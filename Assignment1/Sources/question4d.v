==> flow/design.v <==
module question4d(
    input clk,rst,hz,control,button,
    output reg [3:0] out
);
reg [63:0] debouncer = 64'd0;
reg control2 =0;
reg control0 = 0;
reg [27:0] cnt3 = 0;
reg[27:0] cnt2=0;
reg[27:0] cnt=0;
reg[3:0] reverse=0;
reg stop = 0;
always @(posedge clk) begin
cnt <=cnt+1;
cnt2 <=cnt2+1;
cnt3 <= cnt3+1;
        if(cnt3>=75000)
        begin
           cnt3<=0;
           if (control2 ==1)
               debouncer = 64'hFFFFFFFFFFFFFFFF;
           debouncer[0] = button;
           debouncer = debouncer << 1;
           if(debouncer == 64'd0)
           control2 <=1;
           else
           control2 <=0;
           if (control2==1)
           stop <=~stop;
           else
           stop <= stop;            
         end
    if (!rst)
        out <= 0;
    else
        begin
            if(!hz)
            begin
            if(control ==0)
                begin
                if(cnt>=25000000 && !stop)
                    begin
                    out <= out + 1;
                    cnt <= 0;
                    end
                 end
            if(control==1)
                begin
                if(cnt>=25000000 && !stop)
                    begin
                    out<=out-1;
                    cnt<=0; 
                    end
                end
                end
            if(hz)
            begin
            if(control ==0)
                begin
                if(cnt2>=250000 && !stop)
                    begin
                    out <= out + 1;
                    cnt2 <= 0;
                    end
                 end
            if(control==1)
                begin
                if(cnt2>=250000 && !stop)
                    begin
                    out<=out-1;
                    cnt2<=0; 
                    end
                end
                end
                end
end
endmodule
* From RTL to reports: question4d
The steps from the RTL of question4d to its reports follow in flow order.
Line numbers count from 1 in the design file above.
The mark - stands for no value.
- Top :: question4d
- Clock :: clk
- Library :: sky130hd
- Timing corner :: tt_025C_1v80

* Word-level counts
Counts by Yosys on the flattened word-level netlist (proc, flatten, opt, wreduce; memories kept). Register bits leave out memories and registers merged into their read ports (data or address). Print and check cells are left out. Cells with the same type and inputs are merged into one.
- Bits in writable memories :: 0
- Clocked read ports x word width :: 0
- Bits of input ports :: 5
- Latch bits :: 0
- Cells after elaboration :: 46
- Output and inout port bits :: 4
- Register bits after elaboration :: 152
- Memories :: 0
- ROM bits :: 0
- Reduce/logical cells :: 5
- Muxes and demuxes :: 25
- Multipliers :: 0
- Shift-type cells :: 0
- Add/subtract/negate cells :: 5
- Div/mod/pow operators :: 0
- Order comparisons :: 3
- Bitwise logic cells :: 1
- Eq/ne operators :: 0
** Operators with widths (number)
- 28-bit two-way mux :: 12
- 63-bit two-way mux :: 2
- 28-bit by 1-bit adder with 28-bit output with constant B :: 3
- 64-bit zero test :: 1
- 4-bit two-way mux :: 10
- 28-bit by 17-bit >= comparator with 1-bit output with constant B :: 1
- 28-bit by 18-bit >= comparator with 1-bit output with constant B :: 1
- 28-bit by 25-bit >= comparator with 1-bit output with constant B :: 1
- 4-bit by 1-bit adder with 4-bit output with constant B :: 1
- 4-bit by 1-bit subtractor with 4-bit output with constant B :: 1
- 1-bit logical AND :: 2
- 2-bit AND reduction :: 1
- 1-bit NOT :: 1
- 1-bit zero test :: 1
- 1-bit two-way mux :: 1

* Longest topological paths
Longest topological path by Yosys (ltp), each cell counted once; first at word level (registers and memories cut), then after technology mapping (sequential cells cut; the memories' decode and read muxes count).
- Depth in word-level cells :: 12
- ABC_AREA :: 0
- Depth in mapped cells :: 7
- Gate-level depth less buffers :: 6

* Synthesis result
Yosys stat after the flow's synthesis: flattened, memories mapped to cells. It holds for the ABC_AREA given above (unset counts as 0); a run with the other value may have another netlist.
Totals and module areas in this step are rounded.
- Mapped cells :: 585
- Buffers :: 18
- Area of sequential cells :: 3680 µm²
- Mapped flip-flops :: 152
- Cell area after synthesis :: 6390 µm²
** Cells by type
- sky130_fd_sc_hd__edfxtp_1 :: number 64, total area 1.92E+03 µm²
- sky130_fd_sc_hd__dfxtp_1 :: number 88, total area 1761.69 µm²
- sky130_fd_sc_hd__or2_2 :: number 63, total area 394.128 µm²
- sky130_fd_sc_hd__xor2_1 :: number 39, total area 341.578 µm²
- sky130_fd_sc_hd__nor2_1 :: number 72, total area 270.259 µm²
- sky130_fd_sc_hd__xnor2_1 :: number 26, total area 227.718 µm²
- sky130_fd_sc_hd__nand3_1 :: number 31, total area 155.149 µm²
- sky130_fd_sc_hd__nor4_1 :: number 23, total area 143.888 µm²
- sky130_fd_sc_hd__a211oi_1 :: number 18, total area 135.13 µm²
- sky130_fd_sc_hd__nand2_1 :: number 33, total area 123.869 µm²
- sky130_fd_sc_hd__nand4_1 :: number 19, total area 118.864 µm²
- sky130_fd_sc_hd__ha_1 :: number 8, total area 100.096 µm²
- sky130_fd_sc_hd__and4_1 :: number 7, total area 61.309 µm²
- sky130_fd_sc_hd__inv_1 :: number 15, total area 56.304 µm²
- sky130_fd_sc_hd__and3_1 :: number 8, total area 50.048 µm²
- sky130_fd_sc_hd__mux2i_1 :: number 5, total area 50.048 µm²
- sky130_fd_sc_hd__clkbuf_1 :: number 10, total area 37.536 µm²
- sky130_fd_sc_hd__nor3_1 :: number 7, total area 35.034 µm²
Not listed: further types 30, cells in them 49.

* Path before layout
Source: OpenSTA report_checks on the synthesized netlist (no wires, ideal clock, input and output delay 20% of the period each), path of least setup slack; recovery checks are left aside. Register names are those of the netlist, which keeps one name where synthesis merged equal registers.
- Path kind :: flip-flop to flip-flop
- Start point :: register cnt3[3]
- End point :: register control2
- Library setup time :: 0.484 ns
- Data arrival time :: 3.612 ns
- Setup slack :: 0.014 ns
- Time at the first pin :: 0.000 ns
- Path delay :: 4.096 ns
- Stages :: 6
- Period :: 4.11 ns
- Synthesis period reached :: 4.096 ns
"path delay" is the arrival time less input delay plus setup time.
"stages" counts driving pins, that of a launching flip-flop among them; a cell with two outputs on the path counts twice.
"synthesis period reached" = period - worst setup slack (recovery checks aside). The figure is calculated, with input and output delays left at 20% of the set period.
The rows between start and end are the longest chain of elaborated cells between them; the timing report does not say that the signal goes this way. Where chains are equally long, one stands for them.
Each line given opens the expression or statement behind the cell; cells for indexed reads and writes are added by Yosys, which also makes memories of some case tables.
Only ways into the end's enable, where the timed path ends, are counted here.
- Cell sequence :: sky130_fd_sc_hd__dfxtp_1 > sky130_fd_sc_hd__nand3_1 > sky130_fd_sc_hd__o21ai_0 > sky130_fd_sc_hd__a211o_1 > sky130_fd_sc_hd__a2111oi_0 > sky130_fd_sc_hd__nor2_1
- Length of the longest elaborated chain :: 1
** Ends and longest elaborated chain, after synthesis
- from (decl) :: RTL line 8 : reg [27:0] cnt3 = 0;
- from (assign) :: RTL line 16 : cnt3 <= cnt3+1;
- from (assign) :: RTL line 19 : cnt3<=0;
- 28-bit by 17-bit >= comparator with 1-bit output :: RTL line 17 : if(cnt3>=75000)
- to (assign) :: RTL line 25 : control2 <=1;
- to (assign) :: RTL line 27 : control2 <=0;
- to (decl) :: RTL line 6 : reg control2 =0;

* Timing after layout
From the final timing report of flow run A: the path of least setup slack in the routed layout; clock arrival at registers is part of the times.
- Path kind :: flip-flop to output port
- Start point :: register out[1]
- End point :: output out[1]
- Setup slack :: 4.42 ns
- Data arrival time :: 1.39 ns
- Time at the first pin :: 0.41 ns
- Period :: 7.26 ns
- Stages :: 2
A register here has more assigning lines than the two given.
- Cell sequence :: sky130_fd_sc_hd__dfxtp_1 > sky130_fd_sc_hd__clkdlybuf4s50_1
- Length of the longest elaborated chain :: 0
** Ends and longest elaborated chain, after layout
- from (decl) :: RTL line 3 : output reg [3:0] out
- from (assign) :: RTL line 43 : out <= out + 1;
- from (assign) :: RTL line 51 : out<=out-1;
- to (decl) :: RTL line 3

## Implementation results

Record of 2 stored runs of the RTL-to-layout flow on question4d, platform sky130hd. The runs are unordered. Constraints: input delay and output delay 20% of the set period each, output load 0.01 pF.
"clock period achieved": clock period set for the run, less the worst setup slack. It is reckoned from that one timing run; input and output delays stay at 20% of the period that was set.
"time on the worst setup path" is the time allowed to the run's worst setup path (the clock period less input and output delay, where it has them) less its slack. Clock arrival times count: a late capture clock shortens it, a late launch clock lengthens it.
"overall power" is the tool's figure for a default switching activity; nothing was simulated.
The measured numbers are rounded.

** Flow run A
- Settings :: period_ns=7.26; CORE_UTILIZATION=40; PLACE_DENSITY_LB_ADDON=0.08; CTS_CLUSTER_DIAMETER=45; SLEW_MARGIN=5; CAP_MARGIN=20; CORE_MARGIN=2
- Synthesis area :: 6390 µm²
- Die area :: 17000 µm²
- Standard-cell area of the final layout :: 7420 µm²
- Utilization of the finished layout :: 47.0 %
- Worst setup slack after layout :: 4.42 ns
- Summed negative setup slack :: 0.000 ns
- Post-route worst hold slack :: 0.474 ns
- Overall power :: 2.28 mW
- Clock period achieved :: 2.838 ns
- Time on the worst setup path :: 1.39 ns
- Critical path kind :: flip-flop to output port

** Flow run B
- Settings :: period_ns=5.94; CORE_UTILIZATION=50; SETUP_SLACK_MARGIN=0.07; PLACE_DENSITY=0.41; CORE_ASPECT_RATIO=0.91; CELL_PAD_IN_SITES_GLOBAL_PLACEMENT=3; TNS_END_PERCENT=15; GPL_TIMING_DRIVEN=1; CTS_CLUSTER_DIAMETER=117; CAP_MARGIN=40; MIN_ROUTING_LAYER=met2; CORE_MARGIN=2; SLEW_MARGIN=20
- Synthesis area :: 6390 µm²
- Die area :: 13700 µm²
- Standard-cell area of the final layout :: 7250 µm²
- Utilization of the finished layout :: 57.8 %
- Worst setup slack after layout :: 3.11 ns
- Summed negative setup slack :: 0.000 ns
- Post-route worst hold slack :: 0.473 ns
- Overall power :: 2.66 mW
- Clock period achieved :: 2.830 ns
- Time on the worst setup path :: 2.83 ns
- Critical path kind :: flip-flop to flip-flop
