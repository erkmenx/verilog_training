==> flow/design.v <==
module decryption(input clk,
                  input start,
                  input[63:0] ciphertext,
                  input [79:0] key_in,
                  output reg done,
                  output reg [63:0] message);
reg startdecryption;
reg [4:0] rcounter; 
reg [63:0] ciphertext_new;
reg [63:0] ciphertext_1st;
wire [63:0] plain_text;
wire [79:0] key;
wire [79:0] new_key;
reg [79:0] neededkey;
reg [79:0] schedulekey;
round o7 (.ciphertext(ciphertext_new),.key_in(neededkey),.out(plain_text));
KEY_SCHEDULE p7 (.key(schedulekey),.rcounter(rcounter),.key_out(new_key));
KEY_FINDER l7 (.key(neededkey),.rcounter(rcounter),.key_output(key));
always @(posedge clk) begin
if(!start)
    begin
        done <= 0;
        schedulekey <= key_in;
        ciphertext_new <= ciphertext;
        startdecryption <= 0;
        rcounter <=0;
    end
else
    begin
        if(!done)
            begin
                if(0<=rcounter<=24 && !startdecryption)
                    begin
                    schedulekey <= new_key;
                    rcounter <= rcounter+1;
                          if(rcounter == 24)
                            begin
                                neededkey <= new_key;
                                startdecryption<=1;
                                rcounter<=5'd24;
                            end
                    end 
                    if(0<=rcounter<=24 && startdecryption || rcounter==31)
                        begin
                            neededkey<=key;
                        if(rcounter == 24)
                                    begin
                                        ciphertext_new <= neededkey ^ ciphertext;            
                                    end
                         else
                         ciphertext_new <=plain_text;
                          if(rcounter==31)
                        begin
                        message<=plain_text;
                        done <=1;
                        end
                         rcounter<=rcounter-1;
                        end
            end
    end
end
endmodule
module round(input[63:0] ciphertext,
             input[63:0] key_in,
             output [63:0] out);
wire [3:0] Block1_1,Block1_2,Block1_3,Block1_4;
wire [3:0] Block2_1,Block2_2,Block2_3,Block2_4;
wire [3:0] Block3_1,Block3_2,Block3_3,Block3_4;
wire [3:0] Block4_1,Block4_2,Block4_3,Block4_4;            
wire [15:0] BLOCK1_OUT,BLOCK1_OKAY;
wire [15:0] BLOCK2_OUT,BLOCK2_OKAY;
wire [15:0] BLOCK3_OUT,BLOCK3_OKAY;
wire [15:0] BLOCK4_OUT,BLOCK4_OKAY;
wire [3:0] S1,S2,S3,S4,S5,S6,S7,S8,S9,S10,S11,S12,S13,S14,S15,S16;
wire [63:0] step1;
NOT_XOR_LAYER s1(.in(ciphertext),.out1(BLOCK1_OUT),.out2(BLOCK2_OUT),.out3(BLOCK3_OUT),.out4(BLOCK4_OUT));
ROUND_Permutation9 s2_4(.in(BLOCK4_OUT),.out(BLOCK4_OKAY));
ROUND_Permutation7 s2_3(.in(BLOCK3_OUT),.out(BLOCK3_OKAY));
ROUND_Permutation4 s2_2(.in(BLOCK2_OUT),.out(BLOCK2_OKAY));
ROUND_Permutation1 s2_1(.in(BLOCK1_OUT),.out(BLOCK1_OKAY));
BLOCK_SHUFFLE s3_4(.in(BLOCK4_OKAY),.out0(Block4_1),.out1(Block4_2),.out2(Block4_3),.out3(Block4_4));
BLOCK_SHUFFLE s3_3(.in(BLOCK3_OKAY),.out0(Block3_1),.out1(Block3_2),.out2(Block3_3),.out3(Block3_4));
BLOCK_SHUFFLE s3_2(.in(BLOCK2_OKAY),.out0(Block2_1),.out1(Block2_2),.out2(Block2_3),.out3(Block2_4));
BLOCK_SHUFFLE s3_1(.in(BLOCK1_OKAY),.out0(Block1_1),.out1(Block1_2),.out2(Block1_3),.out3(Block1_4));
SBOX_LAYER SBOX1_1(.in(Block1_1),.out(S1));
SBOX_LAYER SBOX1_2(.in(Block1_2),.out(S2));
SBOX_LAYER SBOX1_3(.in(Block1_3),.out(S3));
SBOX_LAYER SBOX1_4(.in(Block1_4),.out(S4));
SBOX_LAYER SBOX2_1(.in(Block2_1),.out(S5));
SBOX_LAYER SBOX2_2(.in(Block2_2),.out(S6));
SBOX_LAYER SBOX2_3(.in(Block2_3),.out(S7));
SBOX_LAYER SBOX2_4(.in(Block2_4),.out(S8));
SBOX_LAYER SBOX3_1(.in(Block3_1),.out(S9));
SBOX_LAYER SBOX3_2(.in(Block3_2),.out(S10));
SBOX_LAYER SBOX3_3(.in(Block3_3),.out(S11));
SBOX_LAYER SBOX3_4(.in(Block3_4),.out(S12));
SBOX_LAYER SBOX4_1(.in(Block4_1),.out(S13));
SBOX_LAYER SBOX4_2(.in(Block4_2),.out(S14));
SBOX_LAYER SBOX4_3(.in(Block4_3),.out(S15));
SBOX_LAYER SBOX4_4(.in(Block4_4),.out(S16));
SBOX_Layer_4to64 s5(.S1(S1),.S2(S2),.S3(S3),.S4(S4),.S5(S5),.S6(S6),.S7(S7),.S8(S8),.S9(S9),.S10(S10),.S11(S11),.S12(S12),.S13(S13),.S14(S14),.S15(S15),.S16(S16),.out(step1));
ADD_ROUND_KEY s6(.in(step1),.key(key_in),.out(out));
endmodule
module NOT_XOR_LAYER(output [15:0] out1,out2,out3,out4,
                 input [63:0] in);
assign out1 = in[31:16]^in[15:0];
assign out2 = in[63:48]^in[47:32]^in[31:16];
assign out3 = in[47:32]^in[31:16]^in[15:0];
assign out4 = in[47:32]^in[63:48];
endmodule                 
module SBOX_LAYER(input [3:0] in,
            output [3:0] out);
wire A,B,C,D;
assign A=in[3];
assign B=in[2];
assign C=in[1];
assign D=in[0];
assign out[0] = (!B&!C&D) | (!A&C&!D)|(!B&C&!D) | (!A&B&!C) | (A&B&C&D);
assign out[1] = (!A&!B&!C) | (!A&!B&D) |(A&!B&C) |(A&C&D) | (!A&B&C&!D) | (A&B&!C&!D);
assign out[2] = (!A&C&D) | (!A&B&D) |(!A&B&C)|(A&!B&!C) | (A&!B&!D) | (A&!C&!D);
assign out[3] = (!B&!C&!D) | (!A&!B&C) |(!A&C&!D) | (B&!C&D) | (A&B&D);
endmodule                 
module SBOX_Layer_4to64(output [63:0] out,
                        input [3:0] S1,S2,S3,S4,S5,S6,S7,S8,S9,S10,S11,S12,S13,S14,S15,S16);             
assign out[3:0]=S1;
assign out[7:4]=S2;
assign out[11:8]=S3;
assign out[15:12]=S4;
assign out[19:16]=S5;
assign out[23:20]=S6;
assign out[27:24]=S7;
assign out[31:28]=S8;
assign out[35:32]=S9;
assign out[39:36]=S10;
assign out[43:40]=S11;
assign out[47:44]=S12;
assign out[51:48]=S13;
assign out[55:52]=S14;
assign out[59:56]=S15;
assign out[63:60]=S16;
endmodule
module ROUND_Permutation1(input [15:0] in,
                         output [15:0] out);
                         wire [15:0] Block1;
                                    assign Block1 = in[15:0];
                                    assign out[15] = Block1[0];
                                    assign out[14:0] = Block1[15:1];
endmodule
module ROUND_Permutation4(input [15:0] in,
                         output [15:0] out);
wire [15:0] Block2;
assign Block2 = in[15:0];
assign out[15:12] = Block2[3:0];
assign out[11:0] = Block2[15:4];
endmodule
module ROUND_Permutation7(input [15:0] in,
                         output [15:0] out);
wire [15:0] Block3;
assign Block3 = in[15:0];
assign out[15:9] = Block3[6:0];
assign out[8:0] = Block3[15:7];
endmodule
module ROUND_Permutation9(input [15:0] in,
                         output [15:0] out);
wire [15:0] Block4;
assign Block4 = in[15:0];
assign out[15:7] = Block4[8:0];
assign out[6:0] = Block4[15:9];
endmodule
module BLOCK_SHUFFLE(
input [15:0] in,
output [3:0] out0,out1,out2,out3);
assign out2 = in[3:0];
assign out3 = in[7:4];
assign out0 = in[11:8];
assign out1 = in[15:12];
endmodule
module ADD_ROUND_KEY(input [63:0] in,
                     input [79:0] key,
                     output [63:0] out);
assign out = key[63:0]^in;
endmodule
module KEY_SCHEDULE (input[79:0] key,
                    input [4:0] rcounter,
                    output [79:0] key_out);
wire[79:0] key_memory;
assign key_memory[12:0] = key[79:67];
assign key_memory[79:13] = key[66:0];
assign key_out[0] = (!key_memory[3]&!key_memory[2]&key_memory[1]) || (!key_memory[2]&key_memory[1]&key_memory[0]) | (!key_memory[3]&key_memory[2]&!key_memory[1]) | (key_memory[2]&!key_memory[1]&key_memory[0]) | (key_memory[3]&!key_memory[2]&!key_memory[1]&!key_memory[0]) | (key_memory[3]&key_memory[2]&key_memory[1]&!key_memory[0]);
assign key_out[1] = (!key_memory[3]&!key_memory[2]&!key_memory[0]) | (!key_memory[3]&!key_memory[1]&!key_memory[0]) | (key_memory[2]&key_memory[1]&key_memory[0])| (key_memory[3]&!key_memory[2]&key_memory[0]) | (key_memory[3]&key_memory[2]&key_memory[1]);
assign key_out[2] =(!key_memory[3]&!key_memory[2]&!key_memory[1]) | (!key_memory[2]&!key_memory[1]&!key_memory[0]) | (!key_memory[3]&key_memory[2]&!key_memory[0]) | (key_memory[3]&key_memory[1]&key_memory[0]) | (key_memory[3]&key_memory[2]&key_memory[0]);
assign key_out[3] =(!key_memory[3]&!key_memory[2]&!key_memory[0]) | (!key_memory[3]&key_memory[1]&!key_memory[0]) | (!key_memory[3]&key_memory[2]&key_memory[0]) | (key_memory[3]&!key_memory[1]&!key_memory[0]) | (key_memory[3]&!key_memory[2]&key_memory[1]&key_memory[0]);
assign key_out[63:59] = key_memory[63:59]^rcounter;
assign key_out[79:64] = key_memory[79:64];
assign key_out[58:4] = key_memory[58:4];
endmodule
module KEY_FINDER (input[79:0] key,
                    input [4:0] rcounter,
                    output [79:0] key_output);
wire[79:0] key_memory;
wire A,B,C,D;
assign A = key[3];
assign B = key[2];
assign C = key[1];
assign D = key[0];
assign key_memory[63:59] = key[63:59]^rcounter;
assign key_memory[0] =(!B&!C&D) | (!A&C&!D)|(!B&C&!D) | (!A&B&!C) | (A&B&C&D);  
assign key_memory[1] = (!A&!B&!C) | (!A&!B&D) |(A&!B&C) |(A&C&D) | (!A&B&C&!D) | (A&B&!C&!D);
assign key_memory[2] = (!A&C&D) | (!A&B&D) |(!A&B&C)|(A&!B&!C) | (A&!B&!D) | (A&!C&!D);
assign key_memory[3] = (!B&!C&!D) | (!A&!B&C) |(!A&C&!D) | (B&!C&D) | (A&B&D);
assign key_memory[58:4] = key[58:4];
assign key_memory[79:64] = key[79:64];
assign key_output[79:67] = key_memory[12:0];
assign key_output[66:0] = key_memory[79:13];
endmodule
* From RTL to reports: decryption
What the tools print for decryption, step after step.
Lines are those of the file above, counted from 1.
Operators carry their Yosys type and port widths (W data, S select, Z words).
Cell names lack the library's common part.
Not given: -
- Top :: decryption
- Clock port :: clk
- Standard-cell library :: sky130hd
- Library corner :: tt_025C_1v80

* Word level
Source: Yosys, flattened and elaborated, memories not mapped. Widths are those after wreduce. Registers that Yosys merges into a memory's read port (data or address) are not register bits. Print and check cells do not count. Equal cells are merged and count once.
- Equal/unequal tests :: 5
- Add/subtract/negate cells :: 2
- Bitwise operators :: 927
- Order comparisons :: 2
- Reduce/logical cells :: 85
- Multiplexer cells :: 16
** Operator list (number)
- $and A1 B1 Y1 :: 595
- $mux W80 :: 6
- $or A1 B1 Y1 :: 322
- $mux W64 :: 4
- $xor A64 B64 Y64 :: 2
- $xor A16 B16 Y16 :: 5
- $logic_not A1 Y1 :: 73
- $mux W5 :: 3
- $eq A5 B5 Y1 const B :: 2
- $xor A5 B5 Y5 :: 2
- $reduce_and A4 Y1 :: 2
- $reduce_and A2 Y1 :: 3
- $le A1 B5 Y1 const A :: 1
- $le A1 B5 Y1 const B :: 1
- $add A5 B1 Y5 const B :: 1
- $sub A5 B1 Y5 const B :: 1
- $ne A2 B1 Y1 const B :: 2
- $reduce_bool A2 Y1 :: 2
- $reduce_and A3 Y1 :: 1
- $mux W1 :: 3
- $logic_and A1 B1 Y1 :: 2
- $logic_or A1 B1 Y1 :: 2
- $ne A2 B2 Y1 const B :: 1
- $not A1 Y1 :: 1
- Input port bits :: 146
- Word-level cells :: 1044
- Register bits after elaboration :: 295
- Output and inout bits :: 65

* Logic depth
Longest topological path by Yosys (ltp), each cell counted once; first at word level (registers and memories cut), then after technology mapping (sequential cells cut; the memories' decode and read muxes count).
- Depth after elaboration :: 15
- ABC_AREA :: 0
- Mapped depth :: 12
- Depth with buffers taken out :: 8

* After synthesis
The flow's flattened synthesis, as Yosys stat reports it; memories are mapped. The netlist is that of the ABC_AREA named above (0 if unset); the other value can give another one.
** Cell types
- edfxtp_1 :: number 288, area in all 8.65E+03 sq um
- xnor2_1 :: number 129, area in all 1.13E+03 sq um
- nand2_1 :: number 222, area in all 833.299 sq um
- mux2_2 :: number 71, area in all 799.517 sq um
- nor2_1 :: number 150, area in all 563.04 sq um
- o21ai_0 :: number 110, area in all 550.528 sq um
- xor2_1 :: number 57, area in all 499.229 sq um
- xnor3_1 :: number 17, area in all 382.867 sq um
- a21oi_1 :: number 74, area in all 370.355 sq um
- xor3_1 :: number 15, area in all 356.592 sq um
- a211oi_1 :: number 38, area in all 285.274 sq um
- nand3_1 :: number 51, area in all 255.245 sq um
- clkbuf_1 :: number 62, area in all 232.723 sq um
- a221o_1 :: number 16, area in all 160.154 sq um
- nor3_1 :: number 31, area in all 155.149 sq um
- nand2b_1 :: number 24, area in all 150.144 sq um
- dfxtp_1 :: number 7, area in all 140.134 sq um
- o221a_2 :: number 12, area in all 135.13 sq um
Not listed: further types 55, cells in them 188.
- Sequential part of the area :: 8788.4 sq um
- Flip-flops :: 295
- Mapped area :: 17078.9 sq um
- Buffers :: 92
- Cell count :: 1562
By module: a second synthesis without flattening, with its own total; a netlist apart from the flattened one above.
- Cells (unflattened synthesis) :: 1727
- Area total of the unflattened synthesis :: 19872.8 sq um
Each row is one instance without its submodules.
** By module
- decryption :: seq. area 8788.4 sq um, area 13148.9 sq um, cells 877, instances 1
- SBOX_LAYER :: seq. area 0.0 sq um, area 137.6 sq um, cells 21, instances 16
- NOT_XOR_LAYER :: seq. area 0.0 sq um, area 1097.3 sq um, cells 64, instances 1
- KEY_FINDER :: seq. area 0.0 sq um, area 714.4 sq um, cells 97, instances 1
- KEY_SCHEDULE :: seq. area 0.0 sq um, area 704.4 sq um, cells 96, instances 1
- ADD_ROUND_KEY :: seq. area 0.0 sq um, area 560.5 sq um, cells 64, instances 1
- BLOCK_SHUFFLE :: seq. area 0.0 sq um, area 120.1 sq um, cells 16, instances 4
- SBOX_Layer_4to64 :: seq. area 0.0 sq um, area 480.5 sq um, cells 64, instances 1
- ROUND_Permutation1 :: seq. area 0.0 sq um, area 120.1 sq um, cells 16, instances 1
- ROUND_Permutation4 :: seq. area 0.0 sq um, area 120.1 sq um, cells 16, instances 1
- ROUND_Permutation7 :: seq. area 0.0 sq um, area 120.1 sq um, cells 16, instances 1
- ROUND_Permutation9 :: seq. area 0.0 sq um, area 120.1 sq um, cells 16, instances 1
- round :: seq. area 0.0 sq um, area 3.8 sq um, cells 1, instances 1

* Path before layout
Path of least setup slack by OpenSTA after synthesis, without wires, with an ideal clock, recovery checks aside; 20% of the period is set as input and as output delay. Where synthesis merged equal registers, the netlist keeps one of their names.
- Kind :: input to register
- Start point :: input start
- End point :: register neededkey[0]
- Period :: 15.1 ns
- Library setup time :: 0.637 ns
- Arrival time :: 9.827 ns
- Launch time at the first pin :: 3.020 ns
- Input delay :: 3.020 ns
- Slack :: 4.636 ns
- Buffers on the path :: 3
- Required time :: 14.463 ns
- Stages :: 5
- Delay of the path :: 7.444 ns
- Synthesis period reached :: 10.464 ns
"delay of the path" = arrival - input delay + setup time.
"stages" counts driving pins, that of a launching flip-flop among them; a cell with two outputs on the path counts twice.
"synthesis period reached" = period - worst setup slack (recovery checks aside). The figure is calculated, with input and output delays left at 20% of the set period.
The rows between start and end are the longest chain of elaborated cells between them; the timing report does not say that the signal goes this way. Where chains are equally long, one stands for them.
A line is the first line of the expression or statement that the cell stems from. Yosys adds cells for indexed reads and writes and turns some case tables into memories.
- Path through :: clkbuf_1 -> clkinv_1 -> clkbuf_1 -> buf_1 -> a211oi_1
- Length of the longest elaborated chain :: 1
- Elaborated cells between the ends (all ways) :: 1
- RTL lines with such cells :: 0
- Those cells by class :: reduce/logical: 1
** Ends and longest elaborated chain, after synthesis
- start: declaration :: line 2 : input start,
- $reduce_and A4 Y1
- end: assignment :: line 38 : neededkey <= new_key;
- end: assignment :: line 45 : neededkey<=key;
- end: declaration :: line 14 : reg [79:0] neededkey;

* Timing after layout
From the final timing report of run 1: the path of least setup slack in the routed layout; clock arrival at registers is part of the times.
- Kind :: input to register
- Start point :: input start
- End point :: register neededkey[79]
- Arrival time :: 5.94 ns
- Launch time at the first pin :: 3.46 ns
- Buffers on the path :: 3
- Stages :: 5
- Period :: 17.3 ns
- Required time :: 17.45 ns
- Input delay :: 3.46 ns
- Library setup time :: 0.38 ns
- Slack :: 11.51 ns
The rows between start and end are the longest chain of elaborated cells between them; the timing report does not say that the signal goes this way. Where chains are equally long, one stands for them.
- Path through :: buf_6 -> inv_2 -> buf_4 -> a211oi_4 -> buf_4
- Length of the longest elaborated chain :: 1
- Elaborated cells between the ends (all ways) :: 1
- RTL lines with such cells :: 0
- Those cells by class :: reduce/logical: 1
** Ends and longest elaborated chain, after layout
- start: declaration :: line 2 : input start,
- $reduce_and A4 Y1
- end: assignment :: line 38 : neededkey <= new_key;
- end: assignment :: line 45 : neededkey<=key;
- end: declaration :: line 14 : reg [79:0] neededkey;

Subject: flow runs of decryption

Hi,

Design decryption on sky130hd. What follows are 2 stored runs of the flow, each under its own settings; their order means nothing. The constraints put input and output delay at 20% of the set period each and load the outputs with 0.01 pF.
"clock period achieved" means the clock period less the worst setup slack. The figure is calculated, with input and output delays left at 20% of the set period.
"critical setup path time" means the part of the period allowed to the worst setup path (the constraints hold back 20% at inputs and 20% at outputs) less its slack; where the path has registers, the arrival times of their clocks count too.
By "power" is meant OpenSTA's value without simulated activity: inputs other than the clock are taken to toggle once in ten clock periods, and the tool carries that through the logic.

** Run 1
- Settings :: period_ns=17.3; CAP_MARGIN=20; CORE_MARGIN=2; CORE_UTILIZATION=40; SLEW_MARGIN=20
- Chip area after synthesis (Yosys) :: 17078.9 sq um
- Area inside the die boundary :: 44367.1 sq um
- Final utilization :: 0.493
- Smallest setup slack :: 11.512 ns
- Summed negative setup slack :: 0.000 ns
- Lowest hold slack :: 0.512 ns
- Power :: 4.532 mW
- Clock period achieved :: 5.788 ns
- Critical setup path time :: 2.33 ns
- Class of the worst setup path :: input to register

** Run 2
- Settings :: period_ns=11.8; CORE_UTILIZATION=39; SETUP_SLACK_MARGIN=0.71; PLACE_DENSITY_LB_ADDON=0.21; TNS_END_PERCENT=100; ABC_AREA=1; GPL_ROUTABILITY_DRIVEN=0; CTS_CLUSTER_SIZE=85; MAX_ROUTING_LAYER=met5; CAP_MARGIN=20; CORE_MARGIN=2; SLEW_MARGIN=20
- Chip area after synthesis (Yosys) :: 17621.9 sq um
- Area inside the die boundary :: 46900.4 sq um
- Final utilization :: 0.482
- Smallest setup slack :: 6.171 ns
- Summed negative setup slack :: 0.000 ns
- Lowest hold slack :: 0.511 ns
- Power :: 3.447 mW
- Clock period achieved :: 5.629 ns
- Critical setup path time :: 3.27 ns
- Class of the worst setup path :: input to register

Regards
